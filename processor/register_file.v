==> flow/design.v <==
module register_file (
    input               clk,  
    input               reset,  
    input               wr_en,  
    input [0:63]        data_in,  
    input [0:2]         wr_ww,  
    input [0:4]         wr_addr,  
    input [0:4]         rd_addr_0,  
    output reg [0:63]   data_out_0,  
    input [0:4]         rd_addr_1,  
    output reg [0:63]   data_out_1  
);
    localparam  DOUBLEWORD  = 3'b000;  
    localparam  MOSTSWORD   = 3'b001;  
    localparam  LESTSWORD   = 3'b010;  
    localparam  EVENBYTES   = 3'b011;  
    localparam  ODDBYTES    = 3'b100;  
    reg [0:63] register[1:31];  
    always @(posedge clk) begin : synchronous_write
        reg [0:5] i;
        if (reset == 1'b1) begin  
            for (i = 1; i < 32; i = i + 1) begin
                register[i] <= 64'b0;
            end
        end
        else begin  
            if ((wr_en == 1'b1) && (wr_addr != 1'b0)) begin  
                case(wr_ww)
                    DOUBLEWORD :  
                        register[wr_addr] <= data_in;
                    MOSTSWORD :  
                        register[wr_addr][0:31] <= data_in[0:31];
                    LESTSWORD :  
                        register[wr_addr][32:63] <= data_in[32:63];
                    EVENBYTES : begin  
                        register[wr_addr][0:7] <= data_in[0:7];
                        register[wr_addr][16:23] <= data_in[16:23];
                        register[wr_addr][32:39] <= data_in[32:39];
                        register[wr_addr][48:55] <= data_in[48:55];
                    end
                    ODDBYTES : begin  
                        register[wr_addr][8:15] <= data_in[8:15];
                        register[wr_addr][24:31] <= data_in[24:31];
                        register[wr_addr][40:47] <= data_in[40:47];
                        register[wr_addr][56:63] <= data_in[56:63];
                    end
                endcase
            end
        end
    end 
    always @(*) begin : asynchronous_read
        if (rd_addr_0 == 5'b00000) begin  
            data_out_0[0:63] = 64'b0;
        end
        else begin  
            data_out_0[0:63] = register[rd_addr_0];
        end
        if (rd_addr_1 == 5'b00000) begin  
            data_out_1[0:63] = 64'b0;
        end
        else begin  
            data_out_1[0:63] = register[rd_addr_1];
        end
    end
endmodule
## From RTL to reports: register_file

What the tools print for register_file, step after step.
Lines are those of the file above, counted from 1.
A cell with n/a has no value.

| set-up | value |
|---|---|
| design top | register_file |
| clock | clk |
| library | sky130hd |
| timing corner | tt_025C_1v80 |

## Word-level counts

Counts by Yosys on the flattened word-level netlist (proc, flatten, opt, wreduce; memories kept). Register bits leave out memories and registers merged into their read ports (data or address); mux counts leave out enables and synchronous resets folded into registers. Print and check cells are left out.
Yosys's memory passes give these memory sizes; they may raise the number of words (mostly to a power of two), join words into wider ones and drop unused or constant bits.

| cells by class | value |
|---|---|
| reduce/logical cells | 5 |
| equality and inequality tests | 4 |
| $mul | 0 |
| divide/modulo/power cells | 0 |
| muxes and demuxes | 61 |
| shift-type cells | 0 |
| bitwise gates (word level) | 10 |
| $add $sub $neg | 0 |
| magnitude comparators | 0 |

Operators by type and width:

| operator | count |
|---|---|
| 2-to-1 mux 64 bit | 35 |
| 2-to-1 mux 32 bit | 2 |
| 2-to-1 mux 8 bit | 8 |
| 2-to-1 mux 1 bit | 16 |
| OR 1 bit | 10 |
| zero test 5 bit | 2 |
| equality test 3 x 2 -> 1 bit (second input constant) | 2 |
| nonzero test 5 bit | 1 |
| equality test 3 x 1 -> 1 bit (second input constant) | 1 |
| equality test 3 bit (second input constant) | 1 |
| zero test 3 bit | 1 |
| logical AND 1 bit | 1 |

| storage and ports | value |
|---|---|
| ROM bits | 0 |
| flip-flop bits (word level) | 0 |
| RAM bits | 2,048 |
| memory cells | 1 |
| output and inout port bits | 128 |
| bits in latches | 0 |
| word-level cells | 81 |
| bits of input ports | 85 |

Memories:

| name | depth | width | RTL line | source |
|---|---|---|---|---|
| register | 32 | 64 | 18 | `reg [0:63] register[1:31];` |

## Depth

Depth = most cells in a row (Yosys ltp): at word level without a register or memory, in the mapped netlist without a sequential cell, where the memories' decode and read muxes count.

| logic depth | value |
|---|---|
| depth after elaboration | 6 |
| ABC_AREA | 0 |
| depth in mapped cells | 10 |

## After synthesis

Yosys stat after the flow's synthesis: flattened, memories mapped to cells. It holds for the ABC_AREA given above (unset counts as 0); a run with the other value may have another netlist.

Cell types:

| cell type | count | total area (um^2) |
|---|---|---|
| sky130_fd_sc_hd__edfxtp_1 | 2,048 | 6.15E+04 |
| sky130_fd_sc_hd__mux4_2 | 990 | 2.23E+04 |
| sky130_fd_sc_hd__nor2_1 | 2,047 | 7.68E+03 |
| sky130_fd_sc_hd__mux2i_1 | 273 | 2.73E+03 |
| sky130_fd_sc_hd__clkbuf_1 | 542 | 2.03E+03 |
| sky130_fd_sc_hd__mux2_2 | 161 | 1.81E+03 |
| sky130_fd_sc_hd__nand2b_1 | 131 | 819.536 |
| sky130_fd_sc_hd__a22oi_1 | 106 | 795.763 |
| sky130_fd_sc_hd__nand2_1 | 198 | 743.213 |
| sky130_fd_sc_hd__o22ai_1 | 94 | 588.064 |
| sky130_fd_sc_hd__buf_2 | 116 | 580.557 |
| sky130_fd_sc_hd__o221ai_1 | 58 | 507.987 |
| sky130_fd_sc_hd__a221oi_1 | 46 | 402.886 |
| sky130_fd_sc_hd__a31oi_1 | 63 | 394.128 |
| sky130_fd_sc_hd__o22a_1 | 36 | 315.302 |
| sky130_fd_sc_hd__a21o_1 | 41 | 307.795 |
| sky130_fd_sc_hd__a21boi_0 | 39 | 292.781 |
| sky130_fd_sc_hd__buf_1 | 67 | 251.491 |

Not listed: further types 31, cells in them 216.

| synthesis totals | value |
|---|---|
| cells in the netlist | 7,272 |
| mapped flip-flops | 2,048 |
| chip area (Yosys) | 0.105296 mm^2 |
| buffer cells | 732 |

## Path before layout

Source: OpenSTA report_checks on the synthesized netlist (no wires, ideal clock, input and output delay 20% of the period each), path of least setup slack; recovery checks are left aside. Register names are those of the netlist, which keeps one name where synthesis merged equal registers.

| timing path after synthesis | value |
|---|---|
| path type | input -> output |
| start | in rd_addr_1[4] |
| end | out data_out_1[12] |
| output delay | 0.794 ns |
| clock period | 3.97 ns |
| driving pins on the path | 6 |
| delay of the path | 2.141 ns |
| arrival time | 2.935 ns |
| data required time | 3.176 ns |
| input delay | 0.794 ns |
| path slack | 0.241 ns |
| period reached after synthesis | 3.729 ns |

"delay of the path" = arrival - input delay + setup time.
A path that ends at an output port has no setup time.
"driving pins on the path": output pins that drive a net of the path, with the launching flip-flop's if there is one; two outputs of one cell count as two.
"period reached after synthesis" is the clock period less the worst setup slack; recovery checks do not enter. This is arithmetic on one report: input and output delays are still those of the set period (20% each).
Between the ends stands the longest chain of elaborated cells between them, by number of cells; it is not shown to be the way that was timed. Of several equally long chains one is given.
Each line given opens the expression or statement behind the cell; cells for indexed reads and writes are added by Yosys, which also makes memories of some case tables.
A memory read counts as a cell of the chain, while the word-level depth stops at memories.

| on the way, after synthesis | value |
|---|---|
| cell sequence | sky130_fd_sc_hd__buf_2 sky130_fd_sc_hd__buf_2 sky130_fd_sc_hd__buf_1 sky130_fd_sc_hd__mux4_2 sky130_fd_sc_hd__mux4_2 sky130_fd_sc_hd__a21o_1 |
| length of the longest elaborated chain | 2 |
| elaborated cells between the ends (all ways) | 3 |
| source lines of those cells | 2 |
| those cells by class | mux: 1; reduce/logical: 1; memory: 1 |

RTL lines, path after synthesis:

| what | RTL line | source |
|---|---|---|
| from (decl) | 10 | `input [0:4]         rd_addr_1,` |
| memory (32 x 64 bit) | 18 | `reg [0:63] register[1:31];` |
| 2-to-1 mux 64 bit | 58 | `if (rd_addr_1 == 5'b00000) begin` |
| to (decl) | 11 | `output reg [0:63]   data_out_1` |

## Worst path after layout

From the final timing report of job 1: the path of least setup slack in the routed layout; clock arrival at registers is part of the times.

| timing path after layout | value |
|---|---|
| path type | input -> output |
| start | in rd_addr_1[4] |
| end | out data_out_1[15] |
| driving pins on the path | 9 |
| arrival time | 3.55 ns |
| input delay | 1.12 ns |
| output delay | 1.12 ns |
| clock period | 5.6 ns |
| data required time | 4.48 ns |
| path slack | 0.93 ns |

Between the ends stands the longest chain of elaborated cells between them, by number of cells; it is not shown to be the way that was timed. Of several equally long chains one is given.
A memory read counts as a cell of the chain, while the word-level depth stops at memories.

| on the way, after layout | value |
|---|---|
| cell sequence | sky130_fd_sc_hd__buf_16 sky130_fd_sc_hd__bufbuf_16 sky130_fd_sc_hd__buf_16 sky130_fd_sc_hd__buf_6 sky130_fd_sc_hd__mux4_2 sky130_fd_sc_hd__mux2i_2 sky130_fd_sc_hd__o22ai_1 sky130_fd_sc_hd__a21o_1 sky130_fd_sc_hd__clkdlybuf4s50_1 |
| length of the longest elaborated chain | 2 |
| elaborated cells between the ends (all ways) | 3 |
| source lines of those cells | 2 |
| those cells by class | mux: 1; reduce/logical: 1; memory: 1 |

RTL lines, path after layout:

| what | RTL line | source |
|---|---|---|
| from (decl) | 10 | `input [0:4]         rd_addr_1,` |
| memory (32 x 64 bit) | 18 | `reg [0:63] register[1:31];` |
| 2-to-1 mux 64 bit | 58 | `if (rd_addr_1 == 5'b00000) begin` |
| to (decl) | 11 | `output reg [0:63]   data_out_1` |

==> results <==
Top module register_file; platform sky130hd; tools Yosys and OpenROAD; 2 stored runs in no particular order. Input and output delays are each 20% of the period that was set; the output load is 0.01 pF.
"achieved period" is the run's clock period less its worst setup slack. It is reckoned from that one timing run; input and output delays stay at 20% of the period that was set.

#### Job 1

| setting | value |
|---|---|
| period_ns | `5.6` |
| CORE_UTILIZATION | `45` |
| SETUP_SLACK_MARGIN | `1.15` |
| PLACE_DENSITY_LB_ADDON | `0.08` |
| CORE_MARGIN | `2` |
| GPL_ROUTABILITY_DRIVEN | `0` |
| CTS_CLUSTER_SIZE | `100` |
| CAP_MARGIN | `20` |
| SLEW_MARGIN | `20` |

| result | value |
|---|---|
| post-route setup TNS | 0.000 ns |
| lowest setup slack | 0.926 ns |
| utilization after layout | 55.5 % |
| achieved period | 4.674 ns |
| area inside the die boundary | 0.237876 mm^2 |
| post-synthesis cell area | 0.105296 mm^2 |
| standard-cell area after layout | 0.129056 mm^2 |

#### Job 2

| setting | value |
|---|---|
| period_ns | `2.46` |
| CORE_UTILIZATION | `36` |
| PLACE_DENSITY_LB_ADDON | `0.05` |
| GPL_TIMING_DRIVEN | `1` |
| MAX_ROUTING_LAYER | `met4` |
| CAP_MARGIN | `20` |
| CORE_MARGIN | `2` |
| SLEW_MARGIN | `20` |

| result | value |
|---|---|
| post-route setup TNS | -98.220 ns |
| lowest setup slack | -0.990 ns |
| utilization after layout | 48.0 % |
| achieved period | 3.450 ns |
| area inside the die boundary | 0.296829 mm^2 |
| post-synthesis cell area | 0.105296 mm^2 |
| standard-cell area after layout | 0.139633 mm^2 |
