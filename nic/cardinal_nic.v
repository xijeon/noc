==> flow/design.v <==
module cardinal_nic #(
    parameter DATA_WIDTH = 64  
)(
    input [0:1] addr,  
    input [0:DATA_WIDTH-1] d_in,  
    output reg [0:DATA_WIDTH-1] d_out,  
    input nicEn,  
    input nicEnWr,  
    input net_si,  
    output reg net_ri,  
    input [0:DATA_WIDTH-1] net_di,  
    output reg net_so,  
    input net_ro,  
    output reg [0:DATA_WIDTH-1] net_do,  
    input net_polarity,  
    input clk,  
    input reset  
);
    reg in_buffer_re, out_buffer_re;  
    reg in_buffer_we, out_buffer_we;  
    reg [0:DATA_WIDTH-1] in_buffer_di, out_buffer_di;  
    wire [0:DATA_WIDTH-1] in_buffer_do, out_buffer_do;  
    wire in_buffer_status;  
    wire out_buffer_status;  
    channel_buffer #(.DATA_WIDTH(DATA_WIDTH)) 
        in_buffer (
            .clk        (clk                ), 
            .reset      (reset              ),
            .re         (in_buffer_re       ), 
            .we         (in_buffer_we       ), 
            .data_in    (in_buffer_di       ), 
            .data_out   (in_buffer_do       ), 
            .full       (in_buffer_status   ),  
            .empty      ()
    );
    channel_buffer #(.DATA_WIDTH(DATA_WIDTH)) 
        out_buffer (
            .clk        (clk                ), 
            .reset      (reset              ),
            .re         (out_buffer_re      ), 
            .we         (out_buffer_we      ), 
            .data_in    (out_buffer_di      ), 
            .data_out   (out_buffer_do      ), 
            .full       (out_buffer_status  ),  
            .empty      ()
    );
    always @(posedge clk) begin
        if (reset == 1'b0) begin
            out_buffer_we = 1'b0;
            in_buffer_re = 1'b0;
        end
    end
    always @(*) begin
        in_buffer_di = net_di;  
        if(in_buffer_status == 1'b0) begin  
            net_ri = 1'b1;
        end
        else begin  
            net_ri = 1'b0;
        end
        if((in_buffer_status == 1'b0) && (net_si == 1'b1)) begin  
            in_buffer_we = 1'b1;  
        end
        else begin  
            in_buffer_we = 1'b0;  
        end
    end
    always @(*) begin
        net_do = 64'h0;  
        net_so = 1'b0;  
        if ((out_buffer_status == 1'b1) && (net_ro == 1'b1)) begin  
            if ((net_polarity == 1'b1) && (out_buffer_do[0] == 1'b0)) begin  
                net_so = 1'b1;  
                net_do = out_buffer_do;
            end
            if ((net_polarity == 1'b0) && (out_buffer_do[0] == 1'b1)) begin  
                net_so = 1'b1;  
                net_do = out_buffer_do;
            end
        end
        if ((net_so == 1'b1) && (net_ro == 1'b1)) begin  
            out_buffer_re = 1'b1;  
        end
        else begin  
            out_buffer_re = 1'b0;  
        end
    end
    always @(*) begin
        d_out = 64'h0;  
        out_buffer_di = d_in;  
        if (nicEn == 1'b1) begin 
            if (nicEnWr == 1'b1) begin 
                if (addr == 2'b10) begin  
                    out_buffer_we = 1'b1;
                end
            end
            else begin  
                case(addr)
                    2'b00 : begin  
                        in_buffer_re = 1'b1;
                        d_out = in_buffer_do;
                    end
                    2'b01 : begin  
                        d_out[63] = in_buffer_status;
                    end
                    2'b11 : begin  
                        d_out[63] = out_buffer_status;
                    end
                endcase
            end
        end
    end
endmodule
module channel_buffer #(
    parameter DATA_WIDTH = 64  
)(
    input clk, reset,  
    input re, we,  
    input [DATA_WIDTH-1:0] data_in,  
    output [DATA_WIDTH-1:0] data_out,  
    output full, empty  
);
    reg [DATA_WIDTH-1:0] entry;  
    reg full_empty;  
    wire re_q, we_q;  
    assign full = full_empty; 
    assign empty = ~full_empty;
    assign re_q = (re & full_empty);
    assign we_q = (we & (!full_empty));
    always @(posedge clk) begin
        if (reset == 1'b1) begin  
            full_empty <= 0;
            entry <= 0;
        end
        else begin  
            if (re_q == 1'b1) begin  
                full_empty <= 0;  
            end
            else if (we_q == 1'b1) begin  
                entry <= data_in;  
                full_empty <= 1;  
            end
        end
    end
    assign data_out = entry;
endmodule
* Tool chain data of cardinal_nic *
What the tools print for cardinal_nic, step after step.
Line numbers count from 1 in the design file above.
Operators: Yosys type, input widths -> output width; for muxes data width and select width s.
The mark -- stands for no value.

set-up
  top module = cardinal_nic
  clock = clk
  library = sky130hd
  library corner = tt_025C_1v80

* Word level *
Counts by Yosys on the flattened word-level netlist (proc, flatten, opt, wreduce; memories kept). Register bits leave out memories and registers merged into their read ports (data or address); mux counts leave out enables and synchronous resets folded into registers. Print and check cells are left out. Cells with the same type and inputs are merged into one.

operators by class
  equal/unequal tests = 2
  mux-type cells = 13
  bitwise logic cells = 6
  reduce/logical cells = 10

operators by type and width
  cell                number
  $mux 64             5
  $mux 63             1
  $mux 1              6
  $logic_and 1x1->1   5
  $not 1->1           4
  $pmux 1 s3          1
  $and 1x1->1         2
  $logic_not 1->1     2
  $eq 2x1->1 const B  1
  $eq 2x2->1 const B  1
  $logic_not 2->1     1
  $reduce_and 2->1    1
  $reduce_or 2->1     1

bit counts
  bits in registers = 130
  output and inout bits = 130
  word-level cells = 35

* Longest topological paths *
Yosys ltp: most cells in a row. Word level: on the elaborated netlist, between registers, memories and ports. Mapped: between sequential cells and ports; inverters and the memories' decode and read muxes count.

logic depth
  depth after elaboration = 10
  ABC_AREA = 0
  mapped depth = 5

* After synthesis *
Source: synth_stat.txt of the flow (Yosys; design flattened, memories mapped). It holds for the ABC_AREA given above (unset counts as 0); a run with the other value may have another netlist.

mapped netlist
  cell count = 712
  synthesis area = 5,442.7 um^2
  sequential area = 2,602.5 um^2
  mapped flip-flops = 130

cell types
  cell type                  number  total area (um^2)
  sky130_fd_sc_hd__dfxtp_1   130     2.6E+03
  sky130_fd_sc_hd__nand2_1   192     720.691
  sky130_fd_sc_hd__a21oi_1   127     635.61
  sky130_fd_sc_hd__nand2b_1  64      400.384
  sky130_fd_sc_hd__and2_2    52      390.374
  sky130_fd_sc_hd__nor2_1    67      251.491
  sky130_fd_sc_hd__buf_2     27      135.13
  sky130_fd_sc_hd__clkbuf_1  20      75.072
  sky130_fd_sc_hd__and2_1    11      68.816
  sky130_fd_sc_hd__ha_1      3       37.536
  sky130_fd_sc_hd__clkbuf_2  6       30.029
  sky130_fd_sc_hd__nor4b_4   1       23.773
  sky130_fd_sc_hd__mux2i_1   2       20.019
  sky130_fd_sc_hd__inv_1     3       11.261
  sky130_fd_sc_hd__and3b_1   1       8.758
  sky130_fd_sc_hd__and3_1    1       6.256
  sky130_fd_sc_hd__nor2b_1   1       6.256
  sky130_fd_sc_hd__nand3_1   1       5.005

Other cell types: 3; their cells: 3.
The figures by module come from a second, unflattened synthesis with its own total; it is not the netlist above.

second synthesis, totals
  cell total of the unflattened synthesis = 749
  area (unflattened synthesis) = 7,259.5 um^2

Rows give one instance, submodules left out.

by module
  module                          instances  cells  area (um^2)
  channel_buffer (DATA_WIDTH=64)  2          296    3,103.0
  cardinal_nic                    1          157    1,053.5

* Path before layout *
OpenSTA on the mapped netlist: ideal clock, no wires. The path of least setup slack (recovery checks aside). Input and output delay are each 20% of the period. Register names are those of the netlist, which keeps one name where synthesis merged equal registers.

timing after synthesis
  kind = in2out
  start point = in net_polarity
  end point = out net_do[10]
  clock period = 1.99 ns
  input delay = 0.398 ns
  time at the first pin = 0.398 ns
  arrival time = 1.264 ns
  path slack = 0.328 ns
  path delay = 0.866 ns
  stages = 5
  buffers on the path = 1
  period reached after synthesis = 1.662 ns

"path delay" = arrival - input delay + setup time.
A path that ends at an output port has no setup time.
"stages": output pins that drive a net of the path, with the launching flip-flop's if there is one; two outputs of one cell count as two.
"period reached after synthesis" = period - worst setup slack (recovery checks aside). The figure is calculated, with input and output delays left at 20% of the set period.
Between the ends stands the longest chain of elaborated cells between them, by number of cells; it is not shown to be the way that was timed. Of several equally long chains one is given.
Each line given opens the expression or statement behind the cell; cells for indexed reads and writes are added by Yosys, which also makes memories of some case tables.

between the ends, after synthesis
  cell sequence = sky130_fd_sc_hd__inv_1 sky130_fd_sc_hd__ha_1 sky130_fd_sc_hd__o21ai_1 sky130_fd_sc_hd__buf_2 sky130_fd_sc_hd__nor2_1
  cells in the longest elaborated chain = 4
  elaborated cells on any way between the ends = 6
  RTL lines with such cells = 3
  those cells by class = mux (3); logic (1); reduce/logical (2)

RTL lines, path after synthesis
  element            RTL line  text
  from (decl)        15        input net_polarity,
  $logic_and 1x1->1  72        if ((net_polarity == 1'b1) && (out_buffer_do[0] == 1'b0)) begin
  $mux 64            72
  $mux 64            76        if ((net_polarity == 1'b0) && (out_buffer_do[0] == 1'b1)) begin
  $mux 64            71        if ((out_buffer_status == 1'b1) && (net_ro == 1'b1)) begin
  to (decl)          14        output reg [0:DATA_WIDTH-1] net_do,

* Path in the finished layout *
Path of least setup slack in the final report of stored run 1 (OpenROAD, finished layout, wires in). Where an end is a register, its clock arrival counts in the times.

timing after layout
  kind = reg2out
  start point = reg out_buffer.entry[63]
  end point = out net_do[32]
  clock period = 1.06 ns
  time at the first pin = 0.42 ns
  arrival time = 1.80 ns
  path slack = -0.95 ns
  stages = 9
  buffers on the path = 4

Between the ends stands the longest chain of elaborated cells between them, by number of cells; it is not shown to be the way that was timed. Of several equally long chains one is given.

between the ends, after layout
  cell sequence = sky130_fd_sc_hd__dfxtp_2 sky130_fd_sc_hd__inv_2 sky130_fd_sc_hd__ha_4 sky130_fd_sc_hd__o21ai_4 sky130_fd_sc_hd__buf_6 sky130_fd_sc_hd__buf_16 sky130_fd_sc_hd__buf_6 sky130_fd_sc_hd__nor2_4 sky130_fd_sc_hd__buf_6
  cells in the longest elaborated chain = 5
  elaborated cells on any way between the ends = 6
  RTL lines with such cells = 3
  those cells by class = mux (3); logic (1); reduce/logical (2)

RTL lines, path after layout
  element            RTL line  text
  from (decl)        123       reg [DATA_WIDTH-1:0] entry;
  from (assign)      133       entry <= 0;
  from (assign)      140       entry <= data_in;
  $not 1->1          72        if ((net_polarity == 1'b1) && (out_buffer_do[0] == 1'b0)) begin
  $logic_and 1x1->1  72
  $mux 64            72
  $mux 64            76        if ((net_polarity == 1'b0) && (out_buffer_do[0] == 1'b1)) begin
  $mux 64            71        if ((out_buffer_status == 1'b1) && (net_ro == 1'b1)) begin
  to (decl)          14        output reg [0:DATA_WIDTH-1] net_do,

# Flow runs of cardinal_nic

Design cardinal_nic on sky130hd. What follows are 2 stored runs of the flow, each under its own settings; their order means nothing. The constraints put input and output delay at 20% of the set period each and load the outputs with 0.01 pF.
"achieved clock period" = clock period - worst setup slack. The figure is calculated, with input and output delays left at 20% of the set period.
"total power after layout" is the tool's figure for a default switching activity; nothing was simulated.
Settings: -- = not set for that run.

item                                 stored run 1  stored run 2
period_ns                            1.06          1.63
CAP_MARGIN                           20            20
CORE_MARGIN                          2             2
CORE_UTILIZATION                     40            49
SLEW_MARGIN                          20            20
CTS_CLUSTER_SIZE                     --            34
CTS_CLUSTER_DIAMETER                 --            172
MAX_ROUTING_LAYER                    --            met5
utilization in the final report (%)  84.2          92.9
worst setup slack after layout (ns)  -0.949        -0.710
post-route worst hold slack (ns)     0.309         0.295
synthesized cell area (um^2)         5,442.7       5,442.7
achieved clock period (ns)           2.009         2.340
setup TNS (ns)                       -104.113      -50.741
total power after layout (mW)        14.354        8.485
die footprint (um^2)                 14,556.4      11,966.2
